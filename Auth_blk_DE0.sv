==> flow/design.v <==
module Auth_blk(clk, rst_n, RX, rider_off, pwr_up);
input clk, rst_n, RX, rider_off;
output reg pwr_up;
wire [7:0] rx_data;
wire rx_rdy, g, s;
reg clr_rx_rdy;
UART_rcv RCV(.clk(clk), .rst_n(rst_n), .RX(RX), .clr_rdy(clr_rx_rdy), .rx_data(rx_data), .rdy(rx_rdy));
enum bit [1:0] {OFF, PWR1, PWR2} state, nxt_state;
assign g = rx_rdy & (rx_data == 8'h67);
assign s = rx_rdy & (rx_data == 8'h73);
always @(posedge clk, negedge rst_n)
	if(!rst_n)
		state <= OFF;
	else
		state <= nxt_state;
always_comb begin
	nxt_state = OFF;
	pwr_up = 0;
	clr_rx_rdy = 0;
	case(state)
	  OFF : begin
		if(g) begin
			nxt_state = PWR1;
			pwr_up = 1;
			clr_rx_rdy = 1;
		end
	  end
	  PWR1 : begin
		if(!s) begin
			nxt_state = PWR1;
			pwr_up = 1;
			clr_rx_rdy = 0;
		end
		else if(s) begin
			nxt_state = PWR2;
			pwr_up = 1;
			clr_rx_rdy = 1;
		end
	  end
	  PWR2 : begin
		if(g) begin
			nxt_state = PWR1;
			pwr_up = 1;
			clr_rx_rdy = 1;
		end
		else if(!rider_off) begin
			nxt_state = PWR2;
			pwr_up = 1;
			clr_rx_rdy = 0;
		end 
		else if(rider_off) begin
			nxt_state = OFF;
			pwr_up = 0;
			clr_rx_rdy = 0;
		end
	  end
	endcase
end
endmodule
module Auth_blk_DE0(clk,RST_n,PB,auth,rider_off,LED);
  input clk;		 
  input RST_n;		 
  input PB;			 
  input auth;		 
  input rider_off;	 
  output [7:0] LED;	 
  wire pwr_up;		 
  wire [7:0] tx_data;
  wire rst_n;		 
  assign tx_data = (auth) ? 8'h67 : 8'h73;
  assign LED = {auth,rider_off,5'b00000,pwr_up};
  Auth_blk iDUT(.clk(clk),.rst_n(rst_n),.RX(RX),.rider_off(rider_off),.pwr_up(pwr_up));
  PB_release iPB(.clk(clk),.rst_n(rst_n),.PB(PB),.released(trmt));
  rst_synch iRST(.clk(clk),.RST_n(RST_n),.rst_n(rst_n));
  UART_tx iTX(.clk(clk), .rst_n(rst_n), .TX(RX), .trmt(trmt), .tx_data(tx_data),
              .tx_done(tx_done));
endmodule
module PB_release(PB, clk, rst_n, released);
input PB, clk, rst_n;
output released;
wire out1, out2, out3;
dff_pre	flop1(.q(out1), .d(PB), .rst_n(rst_n), .clk(clk)),
	flop2(.q(out2), .d(out1), .rst_n(rst_n), .clk(clk)),
	flop3(.q(out3), .d(out2), .rst_n(rst_n), .clk(clk));
assign released = out2 & ~out3;
endmodule
module dff_pre(q, d, rst_n, clk);
input d, clk, rst_n;
output reg q;
always @(posedge clk, negedge rst_n)
  if(!rst_n)
    q <= 1;
  else
    q <= d;
endmodule
module UART_rcv(clk,rst_n,RX,rdy,rx_data,clr_rdy);
input clk,rst_n;			 
input RX;					 
input clr_rdy;			 
output rdy;				 
output [7:0] rx_data;		 
enum reg {IDLE, RX_STATE} state, nxt_state;
reg [8:0] shift_reg;		 
reg [3:0] bit_cnt;			 
reg [11:0] baud_cnt;			 
reg rdy;					 
reg rx_ff1, rx_ff2;			 
logic start, set_rdy, receiving;		 
wire shift;
always_ff @(posedge clk or negedge rst_n)
  if (!rst_n)
    state <= IDLE;
  else
    state <= nxt_state;
always_ff @(posedge clk or negedge rst_n)
  if (!rst_n)
    bit_cnt <= 4'b0000;
  else if (start)
    bit_cnt <= 4'b0000;
  else if (shift)
    bit_cnt <= bit_cnt+1;
always_ff @(posedge clk or negedge rst_n)
  if (!rst_n)
    baud_cnt <= 1302;			 
  else if (start)
    baud_cnt <= 1302;			 
  else if (shift)
    baud_cnt <= 2604;			 
  else if (receiving)
    baud_cnt <= baud_cnt-1;		 
always_ff @(posedge clk)
  if (shift)
    shift_reg <= {rx_ff2,shift_reg[8:1]};    
always @(posedge clk or negedge rst_n)
  if (!rst_n)
    rdy <= 1'b0;
  else if (start || clr_rdy)
    rdy <= 1'b0;			 
  else if (set_rdy)
    rdy <= 1'b1;
always_ff @(posedge clk or negedge rst_n)
  if (!rst_n)
    begin
      rx_ff1 <= 1'b1;			 
      rx_ff2 <= 1'b1;
    end
  else
    begin
      rx_ff1 <= RX;
      rx_ff2 <= rx_ff1;
    end
always_comb
  begin
    start         = 0;
    set_rdy    = 0;
    receiving     = 0;
    nxt_state     = IDLE;	 
    case (state)
      IDLE : begin
        if (!rx_ff2)		 
          begin
            nxt_state = RX_STATE;
            start = 1;
          end
        else nxt_state = IDLE;
      end
      default : begin		 
        if (bit_cnt==4'b1010)
          begin
            set_rdy = 1;
            nxt_state = IDLE;
          end
        else
          nxt_state = RX_STATE;
        receiving = 1;
      end
    endcase
  end
assign shift = ~|baud_cnt; 						 
assign rx_data = shift_reg[7:0];				 
endmodule
module UART_tx(clk,rst_n,TX,trmt,tx_data,tx_done);
input clk,rst_n;		 
input trmt;			 
input [7:0] tx_data;	 
output TX, tx_done;		 
reg state,nxt_state;	 
reg [8:0] shift_reg;	 
reg [3:0] bit_cnt;		 
reg [11:0] baud_cnt;		 
reg tx_done;			 
reg load, trnsmttng;		 
wire shift;
localparam IDLE = 1'b0;
localparam TX_STATE = 1'b1;
always @(posedge clk or negedge rst_n)
  if (!rst_n)
    state <= IDLE;
  else
    state <= nxt_state;
always @(posedge clk or negedge rst_n)
  if (!rst_n)
    bit_cnt <= 4'b0000;
  else if (load)
    bit_cnt <= 4'b0000;
  else if (shift)
    bit_cnt <= bit_cnt+1;
always @(posedge clk or negedge rst_n)
  if (!rst_n)
    baud_cnt <= 2604;
  else if (load || shift)
    baud_cnt <= 2604;			 
  else if (trnsmttng)
    baud_cnt <= baud_cnt-1;		 
always @(posedge clk or negedge rst_n)
  if (!rst_n)
    shift_reg <= 9'h1FF;		 
  else if (load)
    shift_reg <= {tx_data,1'b0};	 
  else if (shift)
    shift_reg <= {1'b1,shift_reg[8:1]};	 
always @(posedge clk or negedge rst_n)
  if (!rst_n)
    tx_done <= 1'b0;
  else if (trmt)
    tx_done <= 1'b0;
  else if (bit_cnt==4'b1010)
    tx_done <= 1'b1;
always @(state,trmt,shift,bit_cnt)
  begin
    load         = 0;
    trnsmttng = 0;
    nxt_state    = IDLE;	 
    case (state)
      IDLE : begin
        if (trmt)
          begin
            nxt_state = TX_STATE;
            load = 1;
          end
        else nxt_state = IDLE;
      end
      default : begin		 
        if (bit_cnt==4'b1010)
          nxt_state = IDLE;
        else
          nxt_state = TX_STATE;
        trnsmttng = 1;
      end
    endcase
  end
assign shift = ~|baud_cnt;
assign TX = shift_reg[0];		 
endmodule
module rst_synch(RST_n, clk, rst_n);
input RST_n, clk;
output rst_n;
wire set, out1;
assign set = 1'b1;
d_flipflop 	flop1(.q(out1), .d(set), .rst_n(RST_n), .clk(clk)),
	flop2(.q(rst_n), .d(out1), .rst_n(RST_n), .clk(clk));
endmodule
module d_flipflop(q, d, rst_n, clk);
input d, clk, rst_n;
output reg q;
always @(posedge clk, negedge rst_n)
  if(!rst_n)
    q <= 0;
  else
    q <= d;
endmodule
From RTL to reports: Auth_blk_DE0:

The steps from the RTL of Auth_blk_DE0 to its reports follow in flow order.
Line numbers count from 1 in the design file above.
Library cell names are shortened.
The mark - stands for no value.

* design top: Auth_blk_DE0
* clock: clk
* library: sky130hd
* library corner: tt_025C_1v80

Word-level counts:

Counts by Yosys on the flattened word-level netlist (proc, flatten, opt, wreduce; memories kept). Register bits leave out memories and registers merged into their read ports (data or address). Print and check cells are left out.

* register bits after elaboration: 62
* bits in latches: 0
* RAM bits: 0
* memory bits (read-only): 0
* clocked read ports x word width: 0
* memory cells: 0
* output and inout bits: 8

* $add $sub $neg: 4
* $mul: 0
* divide/modulo/power cells: 0
* order comparisons: 0
* equality and inequality tests: 9
* shift-type cells: 0
* muxes and demuxes: 35
* bitwise gates (word level): 4
* reductions and logical operators: 9

Operators by type and width (number)
* 2-to-1 mux 12 bit: 5
* subtractor 12 x 1 -> 12 bit with constant B: 2
* OR reduction 12 bit: 2
* 2-to-1 mux 9 bit: 2
* 2-to-1 mux 1 bit: 17
* equality test 8 x 7 -> 1 bit with constant B: 2
* 2-to-1 mux 4 bit: 4
* adder 4 x 1 -> 4 bit with constant B: 2
* equality test 4 bit with constant B: 2
* case mux 2 bit (select 3 bit): 1
* 2-to-1 mux 2 bit: 3
* 2-to-1 mux 5 bit: 1
* nonzero test 2 bit: 2
* AND 1 bit: 3
* != test 3 x 2 -> 1 bit with constant B: 1
* case mux 1 bit (select 3 bit): 1
* logical OR 1 bit: 2
* equality test 2 x 1 -> 1 bit with constant B: 1
* != test 2 x 1 -> 1 bit with constant B: 1
* equality test 2 bit with constant B: 1
* != test 2 bit with constant B: 1
* zero test 2 bit: 1
* OR reduction 2 bit: 1
* case mux 1 bit (select 2 bit): 1
* inverter 1 bit: 1
* zero test 1 bit: 1

Logic depth:

Longest topological path by Yosys (ltp), each cell counted once; first at word level (registers and memories cut), then after technology mapping (sequential cells cut; the memories' decode and read muxes count).

* depth after elaboration: 6
* ABC_AREA: 1
* depth in mapped cells: 10
* depth with buffers taken out: 10

Synthesis result:

Yosys stat after the flow's synthesis: flattened, memories mapped to cells. It holds for the ABC_AREA given above (unset counts as 0); a run with the other value may have another netlist.

* cells in the netlist: 368
* synthesis area: 3161.8 sq um
* sequential area: 1652.8 sq um
* flip-flops: 63
* buffers: 10

Cells by type
* dfrtp_1: number 29, total area 725.696 sq um
* dfstp_2: number 25, total area 656.88 sq um
* nand2_1: number 74, total area 277.766 sq um
* edfxtp_1: number 9, total area 270.259 sq um
* inv_1: number 51, total area 191.434 sq um
* nand3_1: number 35, total area 175.168 sq um
* nor2_1: number 46, total area 172.666 sq um
* o21ai_0: number 21, total area 105.101 sq um
* ha_1: number 7, total area 87.584 sq um
* buf_4: number 9, total area 67.565 sq um
* xor2_1: number 7, total area 61.309 sq um
* a21oi_1: number 10, total area 50.048 sq um
* nor3_1: number 8, total area 40.038 sq um
* nor2_4: number 3, total area 33.782 sq um
* nor3_4: number 2, total area 32.531 sq um
* nand4_1: number 4, total area 25.024 sq um
* nand2_4: number 2, total area 22.522 sq um
* nand2_2: number 3, total area 18.768 sq um

Other cell types: 15; their cells: 23.

Timing after synthesis:

Path of least setup slack by OpenSTA after synthesis, without wires, with an ideal clock, recovery checks aside; 20% of the period is set as input and as output delay. Where synthesis merged equal registers, the netlist keeps one of their names.

* kind: reg-to-reg
* start: register iDUT.RCV.baud_cnt[0]
* end: register iDUT.RCV.shift_reg[0]
* clock period: 1970 ps
* library setup time: 336 ps
* arrival: 1186 ps
* data required time: 1634 ps
* setup slack: 448 ps
* path delay: 1522 ps
* driving pins on the path: 7
* buffers on the path: 0
* period reached after synthesis: 1522 ps

"path delay" = arrival - input delay + setup time.
"driving pins on the path": output pins that drive a net of the path, with the launching flip-flop's if there is one; two outputs of one cell count as two.
"period reached after synthesis" = period - worst setup slack (recovery checks aside). The figure is calculated, with input and output delays left at 20% of the set period.
The rows between start and end are the longest chain of elaborated cells between them; the timing report does not say that the signal goes this way. Where chains are equally long, one stands for them.
Each line given opens the expression or statement behind the cell; cells for indexed reads and writes are added by Yosys, which also makes memories of some case tables.
At most two assigning lines are given for a register; there are more.

* cells stage by stage: dfrtp_1 inv_1 ha_1 nand2_1 nor2_1 nand2_2 inv_1
* length of the longest elaborated chain: 1
* elaborated cells between the ends (all ways): 1

Ends and longest elaborated chain, after synthesis
* start, declared: line 105 `reg [11:0] baud_cnt;`
* start, assigned: line 124 `baud_cnt <= 1302;`
* start, assigned: line 130 `baud_cnt <= baud_cnt-1;`
* OR reduction 12 bit: line 179 `assign shift = ~|baud_cnt;`
* end, assigned: line 133 `shift_reg <= {rx_ff2,shift_reg[8:1]};`
* end, declared: line 103 `reg [8:0] shift_reg;`

Path in the finished layout:

Path of least setup slack in the final report of run 1 (OpenROAD, finished layout, wires in). Where an end is a register, its clock arrival counts in the times.
The report prints the path's times to 10 ps; the period is as set.

* kind: reg-to-reg
* start: register iDUT.state
* end: register iDUT.RCV.rdy
* clock period: 2110 ps
* library setup time: 100 ps
* arrival: 2270 ps
* data required time: 2340 ps
* setup slack: 70 ps
* driving pins on the path: 13
* buffers on the path: 9

Where an end lacks its bit number, it is one bit of the signal, or one of the new flip-flops if synthesis recoded a state register.
At most two assigning lines are given for a register; there are more.

* cells stage by stage: dfstp_2 or2_4 nand4_1 buf_4 buf_6 buf_6 buf_6 buf_6 buf_6 buf_6 buf_6 buf_6 and3_4

Ends and longest elaborated chain, after layout
* start, declared: line 8 `enum bit [1:0] {OFF, PWR1, PWR2} state, nxt_state;`
* start, assigned: line 13 `state <= OFF;`
* start, assigned: line 15 `state <= nxt_state;`
* end, assigned: line 136 `rdy <= 1'b0;`
* end, assigned: line 138 `rdy <= 1'b0;`
* end, declared: line 100 `output rdy;`

Chain of elaborated cells between the ends: none given.

Data sheet: physical implementation of Auth_blk_DE0

Measured data: module Auth_blk_DE0, platform sky130hd, 2 stored runs of the flow under differing settings, order arbitrary. Input and output delays are each 20% of the period that was set; the output load is 0.01 pF.
"period achieved": clock period set for the run, less the worst setup slack. It is reckoned from that one timing run; input and output delays stay at 20% of the period that was set.
"critical path time" means the part of the period allowed to the worst setup path (the constraints hold back 20% at inputs and 20% at outputs) less its slack; where the path has registers, the arrival times of their clocks count too.
"total power of the final layout" rests on the timing tool's default activity at the inputs, not on a simulated workload.
"critical path time" is known to 10 ps.

### Run 1

Settings: `period_ns=2.11`, `CORE_UTILIZATION=65`, `SETUP_SLACK_MARGIN=0.35`, `PLACE_DENSITY_LB_ADDON=0.28`, `HOLD_SLACK_MARGIN=0.07`, `TNS_END_PERCENT=15`, `ABC_AREA=1`, `CTS_CLUSTER_DIAMETER=189`, `CAP_MARGIN=25`, `MIN_ROUTING_LAYER=met1`, `MAX_ROUTING_LAYER=met4`, `CORE_MARGIN=2`, `SLEW_MARGIN=20`

- Critical path time: 2040 ps
- Class of the worst setup path: reg-to-reg
- Period achieved: 2039 ps
- Total power of the final layout: 2.789 mW
- Standard-cell area after routing: 3560.9 sq um
- Utilization after layout: 0.759
- Worst setup slack after layout: 71 ps
- Total negative setup slack: 0 ps
- Full die area: 5438.3 sq um
- Synthesis area: 3161.8 sq um

### Run 2

Settings: `period_ns=3.05`, `CORE_UTILIZATION=35`, `PLACE_DENSITY_LB_ADDON=0.09`, `CORE_ASPECT_RATIO=1.3`, `CELL_PAD_IN_SITES_GLOBAL_PLACEMENT=2`, `TNS_END_PERCENT=30`, `MIN_ROUTING_LAYER=met1`, `MAX_ROUTING_LAYER=met5`, `CAP_MARGIN=20`, `CORE_MARGIN=2`, `SLEW_MARGIN=20`

- Critical path time: 2050 ps
- Class of the worst setup path: reg-to-output
- Period achieved: 2660 ps
- Total power of the final layout: 2.055 mW
- Standard-cell area after routing: 3417.0 sq um
- Utilization after layout: 0.408
- Worst setup slack after layout: 390 ps
- Total negative setup slack: 0 ps
- Full die area: 9428.6 sq um
- Synthesis area: 3031.7 sq um
